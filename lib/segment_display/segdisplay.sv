==> flow/design.v <==
module bin2bcd
 #( parameter                W = 18)   
  ( input      [W-1      :0] bin   ,   
    output reg [W+(W-4)/3:0] bcd   );  
  integer i,j;
  always @(bin) begin
    for(i = 0; i <= W+(W-4)/3; i = i+1) bcd[i] = 0;      
    bcd[W-1:0] = bin;                                    
    for(i = 0; i <= W-4; i = i+1)                        
      for(j = 0; j <= i/3; j = j+1)                      
        if (bcd[W-i+4*j -: 4] > 4)                       
          bcd[W-i+4*j -: 4] = bcd[W-i+4*j -: 4] + 4'd3;  
  end
endmodule
module segDisplay 
#(
parameter SEGS = 4,  
parameter DROP_LEADING_ZEROS = 1,  
parameter DIPLAY_AS_DEC = 1  
)
(
	input wire clk,
	input wire seg_update_strobe,
	input wire [(4*SEGS)-1:0] datain,
	input wire reset,
	input logic [$clog2(SEGS):0] decimal_place_location, 
	input logic show_decimal_place,
	output reg[7:0] dataout=0,
	output reg[SEGS-1:0] seg=~0
);
reg [(4*SEGS)-1:0] dataintmp;
always @(posedge clk)
begin
	dataintmp<=datain;
end
reg [SEGS-1:0] seg_inv=(1<<(SEGS-1));
wire [(4*SEGS)+((4*SEGS)-4)/3:0] bcd;
wire [(4*SEGS)-1:0] datain_local;
assign datain_local=DIPLAY_AS_DEC?bcd:dataintmp;
bin2bcd
#(.W(4*SEGS))   
bin2bcd0
(
	.bin(dataintmp),   
	.bcd(bcd)  
);
integer maxNonZeroNibble;
integer i;
reg [($clog2(4*SEGS))-1:0] nibbleSelect=((4*SEGS)-1);
wire [3:0] CurrentSegDigit;
assign CurrentSegDigit=(datain_local[nibbleSelect -: 4]);
always @ ( posedge clk )
begin
	if(seg_update_strobe)
	begin
		seg<=~seg_inv;
		maxNonZeroNibble<=4;
		for(i=1;i<SEGS;i=i+1)
		begin
			if(|datain_local[4*i+3 -: 4])maxNonZeroNibble<=(4*i+3);
		end
		if((!DROP_LEADING_ZEROS)||(nibbleSelect<=maxNonZeroNibble)||((seg_inv<=decimal_place_location+1)&&show_decimal_place))
		begin
			case ( CurrentSegDigit )
			0: dataout<={~seg_inv[decimal_place_location]|~show_decimal_place,7'b1000000};
			1: dataout<={~seg_inv[decimal_place_location]|~show_decimal_place,7'b1111001};
			2: dataout<={~seg_inv[decimal_place_location]|~show_decimal_place,7'b0100100};
			3: dataout<={~seg_inv[decimal_place_location]|~show_decimal_place,7'b0110000};
			4: dataout<={~seg_inv[decimal_place_location]|~show_decimal_place,7'b0011001};
			5: dataout<={~seg_inv[decimal_place_location]|~show_decimal_place,7'b0010010};  
			6: dataout<={~seg_inv[decimal_place_location]|~show_decimal_place,7'b0000010}; 
			7: dataout<={~seg_inv[decimal_place_location]|~show_decimal_place,7'b1111000};
			8: dataout<={~seg_inv[decimal_place_location]|~show_decimal_place,7'b0000000};
			9: dataout<={~seg_inv[decimal_place_location]|~show_decimal_place,7'b0010000};
			10:dataout<={~seg_inv[decimal_place_location]|~show_decimal_place,7'b0001000};
			11:dataout<={~seg_inv[decimal_place_location]|~show_decimal_place,7'b0000011};
			12:dataout<={~seg_inv[decimal_place_location]|~show_decimal_place,7'b1000110};
			13:dataout<={~seg_inv[decimal_place_location]|~show_decimal_place,7'b0100001};
			14:dataout<={~seg_inv[decimal_place_location]|~show_decimal_place,7'b0000110};
			15:dataout<={~seg_inv[decimal_place_location]|~show_decimal_place,7'b0001110};
			default: dataout<={~seg_inv[decimal_place_location|~show_decimal_place],7'b1101111};
			endcase
		end
		else dataout<=8'b11111111;
	end
end
task reset_task();
begin
	seg_inv<=(1<<(SEGS-1));
	nibbleSelect<=((4*SEGS)-1);
end
endtask
task next_nibble_task();
begin
	seg_inv<=(seg_inv>>1);
	nibbleSelect<=(nibbleSelect-4);
end
endtask
always @ (  posedge clk )
begin
	if(seg_update_strobe)
	begin
		if((reset)||(seg_inv==1))reset_task(); 
		else next_nibble_task(); 
	end
end
endmodule
From RTL to reports: segDisplay
The steps from the RTL of segDisplay to its reports follow in flow order.
Lines are those of the file above, counted from 1.
Operators carry their Yosys type and port widths (W data, S select, Z words).
Cell names lack the library's common part.
{ "inputs": {"top": "segDisplay", "clock_port": "clk", "lib": "sky130hd", "corner": "tt_025C_1v80"} }

Word level
Source: Yosys, flattened and elaborated, memories not mapped. Widths are those after wreduce. Registers that Yosys merges into a memory's read port (data or address) are not register bits. Print and check cells do not count. Equal cells are merged and count once.
{ "word_totals": {"register_bits": 68, "latch_bits": 0, "ram_bits": 0, "romBits": 0, "clocked_rd_ports_x_width": 0, "n_memories": 0, "in_bits": 23, "output_inout_bits": 12, "wordCells": 148} }
{ "classes": {"n_addsub": 38, "mul": 0, "n_div": 0, "n_cmp": 36, "n_eq": 16, "shift": 2, "muxes": 37, "logic": 4, "n_reduce_logical": 8} }
{ "ops": {"columns": ["cell", "n"], "rows": [
  ["$pmux W8 S16", 1],
  ["$gt A4 B3 Y1 const B", 30],
  ["$mux W4", 30],
  ["$add A4 B2 Y4 const B", 27],
  ["$le A4 B32 Y1", 1],
  ["$eq A4 B4 Y1 const B", 8],
  ["$shiftx A16 B6 Y4", 1],
  ["$eq A4 B3 Y1 const B", 4],
  ["$mux W3", 5],
  ["$add A3 B2 Y4 const B", 3],
  ["$add A3 B2 Y3 const B", 4],
  ["$gt A3 B3 Y1 const B", 4],
  ["$reduce_or A4 Y1", 3],
  ["$eq A4 B1 Y1 const B", 2],
  ["$eq A4 B2 Y1 const B", 2],
  ["$reduce_or A8 Y1", 1],
  ["$sub A5 B3 Y6 const B", 1],
  ["$add A4 B1 Y5 const B", 1],
  ["$add A3 B1 Y4 const B", 1],
  ["$sub A4 B3 Y4 const B", 1],
  ["$shiftx A4 B3 Y1", 1],
  ["$le A4 B4 Y1", 1],
  ["$not A4 Y4", 1],
  ["$logic_not A4 Y1", 1],
  ["$logic_or A1 B1 Y1", 2],
  ["$not A1 Y1", 2],
  ["$mux W2", 1],
  ["$or A1 B1 Y1", 1],
  ["$logic_and A1 B1 Y1", 1]
]} }

Longest topological paths
Yosys ltp: most cells in a row. Word level: on the elaborated netlist, between registers, memories and ports. Mapped: between sequential cells and ports; inverters and the memories' decode and read muxes count.
{ "depth": {"depth_word": 29, "ABC_AREA": 0, "mapped_depth": 52, "mapped_depth_nobuf": 49} }

After synthesis
Source: synth_stat.txt of the flow (Yosys; design flattened, memories mapped). It holds for the ABC_AREA given above (unset counts as 0); a run with the other value may have another netlist.
{ "types": {"columns": ["type", "n", "area_total_um2"], "rows": [
  ["edfxtp_1", 21, 630.605],
  ["ha_1", 38, 475.456],
  ["dfxtp_1", 16, 320.307],
  ["nand2_1", 81, 304.042],
  ["a21oi_1", 59, 295.283],
  ["nor2_1", 75, 281.52],
  ["nand3_1", 51, 255.245],
  ["mux2i_1", 22, 220.211],
  ["o21ai_0", 38, 190.182],
  ["a211oi_1", 25, 187.68],
  ["o211ai_1", 25, 187.68],
  ["xnor2_1", 20, 175.168],
  ["inv_1", 45, 168.912],
  ["nand4_1", 25, 156.4],
  ["nor3_1", 31, 155.149],
  ["mux2_2", 11, 123.869],
  ["a21o_1", 15, 112.608],
  ["clkbuf_1", 29, 108.854]
]} }
Not listed: further types 93, cells in them 375.
{ "mapped": {"cell_count": 1002, "area_um2": 7369.6, "seqArea_um2": 950.9, "flip_flops": 37, "buffers": 66} }
The figures by module come from a second, unflattened synthesis with its own total; it is not the netlist above.
{ "unflattened": {"cells_unflattened": 1029, "area_unflattened_um2": 7656.1} }
Each row is one instance without its submodules.
{ "by_module": {"columns": ["module", "n_inst", "cells", "area_um2", "seq_area_um2"], "rows": [
  ["bin2bcd #(W=16)", 1, 905, 6083.3, 0.0],
  ["segDisplay", 1, 124, 1572.8, 950.9]
]} }

Timing after synthesis
OpenSTA on the mapped netlist: ideal clock, no wires. The path of least setup slack (recovery checks aside). Input and output delay are each 20% of the period. Register names are those of the netlist, which keeps one name where synthesis merged equal registers.
{ "synth_path": {"path_type": "flip-flop to flip-flop", "start": "register dataintmp[13]", "end": "register dataout[0]", "tclk_ps": 12300, "setup_ps": 272, "t_first_pin_ps": 0, "t_arrival_ps": 9566, "required_ps": 12028, "setup_slack_ps": 2462, "path_delay_ps": 9838, "driving_pins": 49, "path_buffers": 3, "period_less_setup_slack_ps": 9838} }
"path_delay_ps" = arrival - input delay + setup time.
"driving_pins" counts driving pins, that of a launching flip-flop among them; a cell with two outputs on the path counts twice.
"period_less_setup_slack_ps" is the clock period less the worst setup slack; recovery checks do not enter. This is arithmetic on one report: input and output delays are still those of the set period (20% each).
The rows between start and end are the longest chain of elaborated cells between them; the timing report does not say that the signal goes this way. Where chains are equally long, one stands for them.
Each line given opens the expression or statement behind the cell; cells for indexed reads and writes are added by Yosys, which also makes memories of some case tables.
A register here has more assigning lines than the two given.
{ "synth_between": {"cell_sequence": "dfxtp_1 > buf_4 > inv_1 > ha_1 > inv_1 > ha_1 > buf_6 > xnor2_1 > buf_2 > o21ai_1 > o21ai_0 > a2111oi_2 > inv_1 > ha_1 > inv_1 > ha_1 > xnor2_1 > xnor3_1 > (+13 left out) > ha_1 > inv_1 > ha_1 > o21ai_0 > nor2b_1 > a21oi_1 > o2bb2ai_1 > nand2_1 > a21oi_1 > a21oi_1 > ha_1 > or3_1 > o221a_1 > mux2_2 > o221ai_2 > nor2_2 > and3_1 > or4_1", "elab_chain_cells": 29, "cone_cells": 120, "lines_between": 4, "classes_between": "34 x add/sub; 34 x compare; 15 x eq/ne; 1 x shift; 35 x mux; 1 x reduce/logical"} }
{ "synth_rtl": {"columns": ["item", "line", "text"], "rows": [
  ["from (decl)", 31, "reg [(4*SEGS)-1:0] dataintmp;"],
  ["from (assign)", 34, "dataintmp<=datain;"],
  ["$add A3 B2 Y4", 12, "bcd[W-i+4*j -: 4] = bcd[W-i+4*j -: 4] + 4'd3;"],
  ["$mux W4", 11, "if (bcd[W-i+4*j -: 4] > 4)"],
  ["$gt A4 B3 Y1", 11, null],
  ["$mux W4", 11, null],
  ["$gt A4 B3 Y1", 11, null],
  ["$mux W4", 11, null],
  ["$gt A4 B3 Y1", 11, null],
  ["(+15 left out)", null, null],
  ["$gt A4 B3 Y1", 11, null],
  ["$mux W4", 11, null],
  ["$gt A4 B3 Y1", 11, null],
  ["$mux W4", 11, null],
  ["$shiftx A16 B6 Y4", 51, "assign CurrentSegDigit=(datain_local[nibbleSelect -: 4]);"],
  ["$eq A4 B4 Y1", 64, "case ( CurrentSegDigit )"],
  ["$pmux W8 S16", 64, null],
  ["to (assign)", 65, "0: dataout<={~seg_inv[decimal_place_location]|~show_decimal_place,7'b1000000};"],
  ["to (assign)", 66, "1: dataout<={~seg_inv[decimal_place_location]|~show_decimal_place,7'b1111001};"],
  ["to (decl)", 28, "output reg[7:0] dataout=0,"]
]} }

Path in the finished layout
From the final timing report of run 2: the path of least setup slack in the routed layout; clock arrival at registers is part of the times.
The path's times are printed in steps of 10 ps; the period is the one set.
{ "layout_path": {"path_type": "flip-flop to flip-flop", "start": "register dataintmp[13]", "end": "register dataout[0]", "tclk_ps": 12500, "setup_ps": 260, "t_first_pin_ps": 290, "t_arrival_ps": 11420, "required_ps": 12540, "setup_slack_ps": 1120, "driving_pins": 46, "path_buffers": 0} }
The rows between start and end are the longest chain of elaborated cells between them; the timing report does not say that the signal goes this way. Where chains are equally long, one stands for them.
A register here has more assigning lines than the two given.
{ "layout_between": {"cell_sequence": "dfxtp_1 > inv_1 > ha_1 > inv_1 > ha_1 > or2_1 > nand2_1 > a221oi_1 > a2111oi_4 > inv_1 > ha_1 > inv_1 > ha_1 > xnor2_2 > xnor3_1 > mux2_2 > a211oi_1 > inv_1 > (+10 left out) > ha_1 > inv_1 > ha_1 > o21ai_0 > nor2b_1 > a21oi_1 > o2bb2ai_1 > nand2_1 > a21oi_1 > a21oi_1 > ha_1 > or3_1 > o221a_1 > mux2_2 > o221ai_2 > nor2_2 > and3_1 > or4_1", "elab_chain_cells": 29, "cone_cells": 120, "lines_between": 4, "classes_between": "34 x add/sub; 34 x compare; 15 x eq/ne; 1 x shift; 35 x mux; 1 x reduce/logical"} }
{ "layout_rtl": {"columns": ["item", "line", "text"], "rows": [
  ["from (decl)", 31, "reg [(4*SEGS)-1:0] dataintmp;"],
  ["from (assign)", 34, "dataintmp<=datain;"],
  ["$add A3 B2 Y4", 12, "bcd[W-i+4*j -: 4] = bcd[W-i+4*j -: 4] + 4'd3;"],
  ["$mux W4", 11, "if (bcd[W-i+4*j -: 4] > 4)"],
  ["$gt A4 B3 Y1", 11, null],
  ["$mux W4", 11, null],
  ["$gt A4 B3 Y1", 11, null],
  ["$mux W4", 11, null],
  ["$gt A4 B3 Y1", 11, null],
  ["(+15 left out)", null, null],
  ["$gt A4 B3 Y1", 11, null],
  ["$mux W4", 11, null],
  ["$gt A4 B3 Y1", 11, null],
  ["$mux W4", 11, null],
  ["$shiftx A16 B6 Y4", 51, "assign CurrentSegDigit=(datain_local[nibbleSelect -: 4]);"],
  ["$eq A4 B4 Y1", 64, "case ( CurrentSegDigit )"],
  ["$pmux W8 S16", 64, null],
  ["to (assign)", 65, "0: dataout<={~seg_inv[decimal_place_location]|~show_decimal_place,7'b1000000};"],
  ["to (assign)", 66, "1: dataout<={~seg_inv[decimal_place_location]|~show_decimal_place,7'b1111001};"],
  ["to (decl)", 28, "output reg[7:0] dataout=0,"]
]} }

Subject: segDisplay on sky130hd, stored results

Hello all,

Design segDisplay on sky130hd. What follows are 2 stored runs of the flow, each under its own settings; their order means nothing. The constraints put input and output delay at 20% of the set period each and load the outputs with 0.01 pF.
"achieved_clock_period_ps" is the run's clock period less its worst setup slack. It is reckoned from that one timing run; input and output delays stay at 20% of the period that was set.
[
  {
    "run": "run 1",
    "settings": { "period_ns": 18.7, "CORE_UTILIZATION": 72, "PLACE_DENSITY_LB_ADDON": 0.22, "CORE_ASPECT_RATIO": 0.75, "CELL_PAD_IN_SITES_GLOBAL_PLACEMENT": 2, "CTS_CLUSTER_SIZE": 15, "CTS_CLUSTER_DIAMETER": 384, "CAP_MARGIN": 30, "CORE_MARGIN": 2, "SLEW_MARGIN": 20 },
    "outcome": "no final report: placement broke off with FLW-0024"
  },
  {
    "run": "run 2",
    "settings": { "period_ns": 12.5, "CORE_UTILIZATION": 37, "CAP_MARGIN": 20, "CORE_MARGIN": 2, "SLEW_MARGIN": 20 },
    "results": { "yosys.chip_area_um2": 7369.6, "design.die.area_um2": 21062.7, "finish.stdcell_area_um2": 7933.9, "finish.utilization_pct": 40.6, "setup_worst_slack_ps": 1119, "setupTns_ps": 0, "worst_hold_slack_ps": 627, "achieved_clock_period_ps": 11381 }
  }
]

Thanks
